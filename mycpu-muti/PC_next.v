==> flow/design.v <==
module PC_next(
	input wire							rst,
	input wire							clk_i,
	input wire[32 - 1 : 0] 		F_PC_i,	
	input wire[32 - 1:0] 		mini_jal_jmp_i,
	input wire[32 - 1:0] 		mini_branch_jmp_i,
	input wire							F_train_predict_i,
	input wire							mini_op_branch_i,
	input wire 							mini_op_jal_i,
	output wire[32 - 1 : 0] 		nPC_o,
	output wire 						F_success_hit_o
);
	assign nPC_o = 	mini_op_branch_i & F_train_predict_i ? mini_branch_jmp_i :
			mini_op_jal_i ? mini_jal_jmp_i : F_PC_i + 4;
	wire hit;
	wire [32 - 1:0] addr;
	target_buff target_buff(
		.rst				(rst													),
    	.clk_i				(clk_i													),
    	.jmp_vaild			((mini_op_branch_i & F_train_predict_i) |mini_op_jal_i	),
    	.index				(F_PC_i[4:2]											),
    	.tag				(F_PC_i													),
    	.nex_PC				(nPC_o													),
    	.hit				(hit													),
    	.addr				(addr													)
	);
	assign F_success_hit_o = hit & (addr == nPC_o);
endmodule
module target_buff(
    input wire                      rst,
    input wire                      clk_i,
    input wire                      jmp_vaild,
    input wire [2:0]                index,
    input wire [32 - 1:0]   	tag,
    input wire [32 - 1:0]    nex_PC,
    output wire                     hit,
    output wire [32 - 1:0]  addr
);
    reg                    vaild   [8 - 1:0];
    reg [32 - 1:0] BTA     [8 - 1:0];
    reg [32 - 1:0]  BIA     [8 - 1:0];
    assign hit = jmp_vaild & vaild[index] & BIA[index] == tag;
    assign addr = hit ? BTA[index] : 32'b0;
    always @(posedge clk_i) begin
        if(rst) begin
            for(int i = 0; i < 8; i ++)
                vaild[i] = 1'b0;
            end
        else if(~hit & jmp_vaild) begin
            vaild[index] <= 1;
            BIA[index] <= tag;
            BTA[index] <= nex_PC;
        end
    end
endmodule
* Step by step through the tools: PC_next
Tool output for the design above, in the order of the flow. Line numbers count from 1 in the design file above. Operators: Yosys type, input widths -> output width; for muxes data width and select width s. Cell names lack the library's common part. A cell with - has no value.
Design: top module PC_next, clock input clk_i, standard-cell library sky130hd, library corner tt_025C_1v80

* Word level
Source: Yosys, flattened and elaborated, memories not mapped. Widths are those after wreduce; folded enables and synchronous resets count as part of the registers. Registers that Yosys merges into a memory's read port (data or address) are not register bits. Print and check cells do not count. Equal cells are merged and count once. Memory sizes are those after Yosys's memory passes, which may raise the word count (mostly to a power of two), join words into wider ones and drop unused or constant bits.
Operators by class: $add $sub $neg 1, equal/unequal tests 2, muxes and demuxes 12, bitwise operators 7
Operators by type and width (count):
- $mux 32 | 7
- $eq 32x32->1 | 2
- $add 32x3->32 const B | 1
- $mux 3 | 2
- $and 1x1->1 | 5
- $mux 1 | 3
- $or 1x1->1 | 1
- $not 1->1 | 1
Word-level totals: bits in registers 0, bits in writable memories 520, memories 3, output and inout port bits 33, elaborated cells 25
Memories:
- (name not given) | depth 8, bits a word 32, RTL line 41 | reg [32 - 1:0]  BIA     [8 - 1:0];
- (name not given) | depth 8, bits a word 32, RTL line 40 | reg [32 - 1:0] BTA     [8 - 1:0];
- (name not given) | depth 8, bits a word 1, RTL line 39 | reg                    vaild   [8 - 1:0];

* Logic depth
Longest topological path by Yosys (ltp), each cell counted once; first at word level (registers and memories cut), then after technology mapping (sequential cells cut; the memories' decode and read muxes count).
Depth: depth after elaboration 8, ABC_AREA 0, mapped depth 16, mapped depth without buffers 11

* Mapped cells and area
Yosys stat after the flow's synthesis: flattened, memories mapped to cells. It holds for the ABC_AREA given above (unset counts as 0); a run with the other value may have another netlist. Totals and module areas in this step are rounded.
Mapped netlist: cell count 1340, cell area after synthesis 22000 um^2, area of sequential cells 16000 um^2, mapped flip-flops 520, buffer cells 66
Cells by type:
- edfxtp_1 | count 512, total area 1.54E+04 um^2
- mux4_2 | count 77, total area 1.73E+03 um^2
- mux2i_1 | count 106, total area 1.06E+03 um^2
- mux2_2 | count 36, total area 405.389 um^2
- xnor2_1 | count 25, total area 218.96 um^2
- a22oi_1 | count 29, total area 217.709 um^2
- nand2_1 | count 58, total area 217.709 um^2
- o21ai_0 | count 43, total area 215.206 um^2
- nor2_1 | count 43, total area 161.405 um^2
- dfxtp_1 | count 8, total area 160.154 um^2
- o22ai_1 | count 25, total area 156.4 um^2
- xor2_1 | count 16, total area 140.134 um^2
- nand4_1 | count 22, total area 137.632 um^2
- nand3_1 | count 27, total area 135.13 um^2
- a21oi_1 | count 25, total area 125.12 um^2
- inv_1 | count 31, total area 116.362 um^2
- nor3_1 | count 21, total area 105.101 um^2
- buf_6 | count 9, total area 101.347 um^2
Not listed: further types 51, cells in them 227. By module: a second synthesis without flattening, with its own total; a netlist apart from the flattened one above.
Second synthesis, totals: cells (unflattened synthesis) 1364, area (unflattened synthesis) 22000 um^2
Rows give one instance, submodules left out.
Modules:
- (name not given) | instances 1, cells 1063, area 20000 um^2, sequential area 16000 um^2
- PC_next | instances 1, cells 301, area 2000 um^2, sequential area 0.0 um^2

* Path before layout
Source: OpenSTA report_checks on the synthesized netlist (no wires, ideal clock, input and output delay 20% of the period each), path of least setup slack; recovery checks are left aside. Register names are those of the netlist, which keeps one name where synthesis merged equal registers.
Path after synthesis: path type input -> register, start input F_PC_i[2], end memory (no name shown), period 6.58 ns, input delay 1.316 ns, setup time 0.486 ns, time at the first pin 1.316 ns, arrival time 6.108 ns, data required time 6.094 ns, setup slack -0.015 ns, path delay 5.278 ns, stages on the path 12, synthesis period reached 6.595 ns
"path delay" is the arrival time less input delay plus setup time. "stages on the path" counts driving pins, that of a launching flip-flop among them; a cell with two outputs on the path counts twice. "synthesis period reached" is the clock period less the worst setup slack; recovery checks do not enter. This is arithmetic on one report: input and output delays are still those of the set period (20% each). The rows between start and end are the longest chain of elaborated cells between them; the timing report does not say that the signal goes this way. Where chains are equally long, one stands for them. A line is the first line of the expression or statement that the cell stems from. Yosys adds cells for indexed reads and writes and turns some case tables into memories. The chain passes a memory read, where the word-level depth is cut; so it can be longer than that depth. The path ends at the enable pin of a flip-flop; only ways to that pin are counted.
On the way, after synthesis: cell sequence buf_6 buf_8 buf_4 mux4_2 mux2i_1 xnor2_1 and3b_1 nand4_1 nor4_4 buf_6 or3_1 nor2_1, length of the longest elaborated chain 7, elaborated cells on any way between the ends 11, source lines of those cells 5
RTL lines, path after synthesis:
- start: declaration | RTL line 4 | input wire[32 - 1 : 0] F_PC_i,
- $mem_v2 8x1 | RTL line 39 | reg                    vaild   [8 - 1:0];
- $and 1x1->1 x2 | RTL line 42 | assign hit = jmp_vaild & vaild[index] & BIA[index] == tag;
- $not 1->1 | RTL line 49 | else if(~hit & jmp_vaild) begin
- $and 1x1->1 | RTL line 49
- $mux 3 | RTL line 49
- $mux 3 | RTL line 45 | if(rst) begin
- end: declaration | RTL line 41 | reg [32 - 1:0]  BIA     [8 - 1:0];

* Timing after layout
From the final timing report of stored run 1: the path of least setup slack in the routed layout; clock arrival at registers is part of the times.
Path post-layout: path type input -> output, start input F_PC_i[4], end output F_success_hit_o, period 4.46 ns, input delay 0.89 ns, output delay 0.89 ns, time at the first pin 0.89 ns, arrival time 4.26 ns, data required time 3.57 ns, setup slack -0.69 ns, stages on the path 15
The rows between start and end are the longest chain of elaborated cells between them; the timing report does not say that the signal goes this way. Where chains are equally long, one stands for them. The chain passes a memory read, where the word-level depth is cut; so it can be longer than that depth.
On the way, post-layout: cell sequence buf_8 nor2b_1 buf_4 buf_4 a22oi_2 a31oi_2 o21ai_1 or4_4 nor4_4 buf_4 o21a_1 o2111a_1 o211ai_1 nor4_4 buf_2, length of the longest elaborated chain 6, elaborated cells on any way between the ends 12, source lines of those cells 8
RTL lines, path post-layout:
- start: declaration | RTL line 4 | input wire[32 - 1 : 0] F_PC_i,
- $mem_v2 8x1 | RTL line 39 | reg                    vaild   [8 - 1:0];
- $and 1x1->1 x2 | RTL line 42 | assign hit = jmp_vaild & vaild[index] & BIA[index] == tag;
- $mux 32 | RTL line 43 | assign addr = hit ? BTA[index] : 32'b0;
- $eq 32x32->1 | RTL line 27 | assign F_success_hit_o = hit & (addr == nPC_o);
- $and 1x1->1 | RTL line 27
- end: declaration | RTL line 11 | output wire F_success_hit_o

## Implementation results

Measured data: module PC_next, platform sky130hd, 2 stored runs of the flow under differing settings, order arbitrary. Input and output delays are each 20% of the period that was set; the output load is 0.01 pF.
"achieved clock period" = clock period - worst setup slack. The figure is calculated, with input and output delays left at 20% of the set period.
"worst setup path time": the worst setup path's part of the clock period (all of it between registers, 20% less for each end at a port) less its slack. A launch clock that arrives late makes it longer, a capture clock that arrives late makes it shorter.
"power" rests on the timing tool's default activity at the inputs, not on a simulated workload.
Results are given in rounded form.
[stored run 1] settings: period_ns=4.46, CORE_UTILIZATION=61, SETUP_SLACK_MARGIN=0.19, PLACE_DENSITY=0.37, ABC_AREA=0, CTS_CLUSTER_SIZE=34, CTS_CLUSTER_DIAMETER=297, CAP_MARGIN=40, CORE_MARGIN=2, SLEW_MARGIN=20
[stored run 1] result: chip area after synthesis (Yosys) 22000 um^2, die area 38000 um^2, standard-cell area of the final layout 28000 um^2, utilization 77%, worst setup slack after layout -0.69 ns, total negative slack -0.69 ns, worst hold slack 0.49 ns, power 9100 uW, achieved clock period 5.155 ns, worst setup path time 3.37 ns, worst setup path kind input -> output
[stored run 2] settings: period_ns=8.03, SETUP_SLACK_MARGIN=2.29, CAP_MARGIN=20, CORE_MARGIN=2, CORE_UTILIZATION=40, SLEW_MARGIN=20
[stored run 2] result: chip area after synthesis (Yosys) 22000 um^2, die area 58000 um^2, standard-cell area of the final layout 28000 um^2, utilization 50%, worst setup slack after layout 1.4 ns, total negative slack 0.000 ns, worst hold slack 0.48 ns, power 6100 uW, achieved clock period 6.660 ns, worst setup path time 3.45 ns, worst setup path kind input -> output
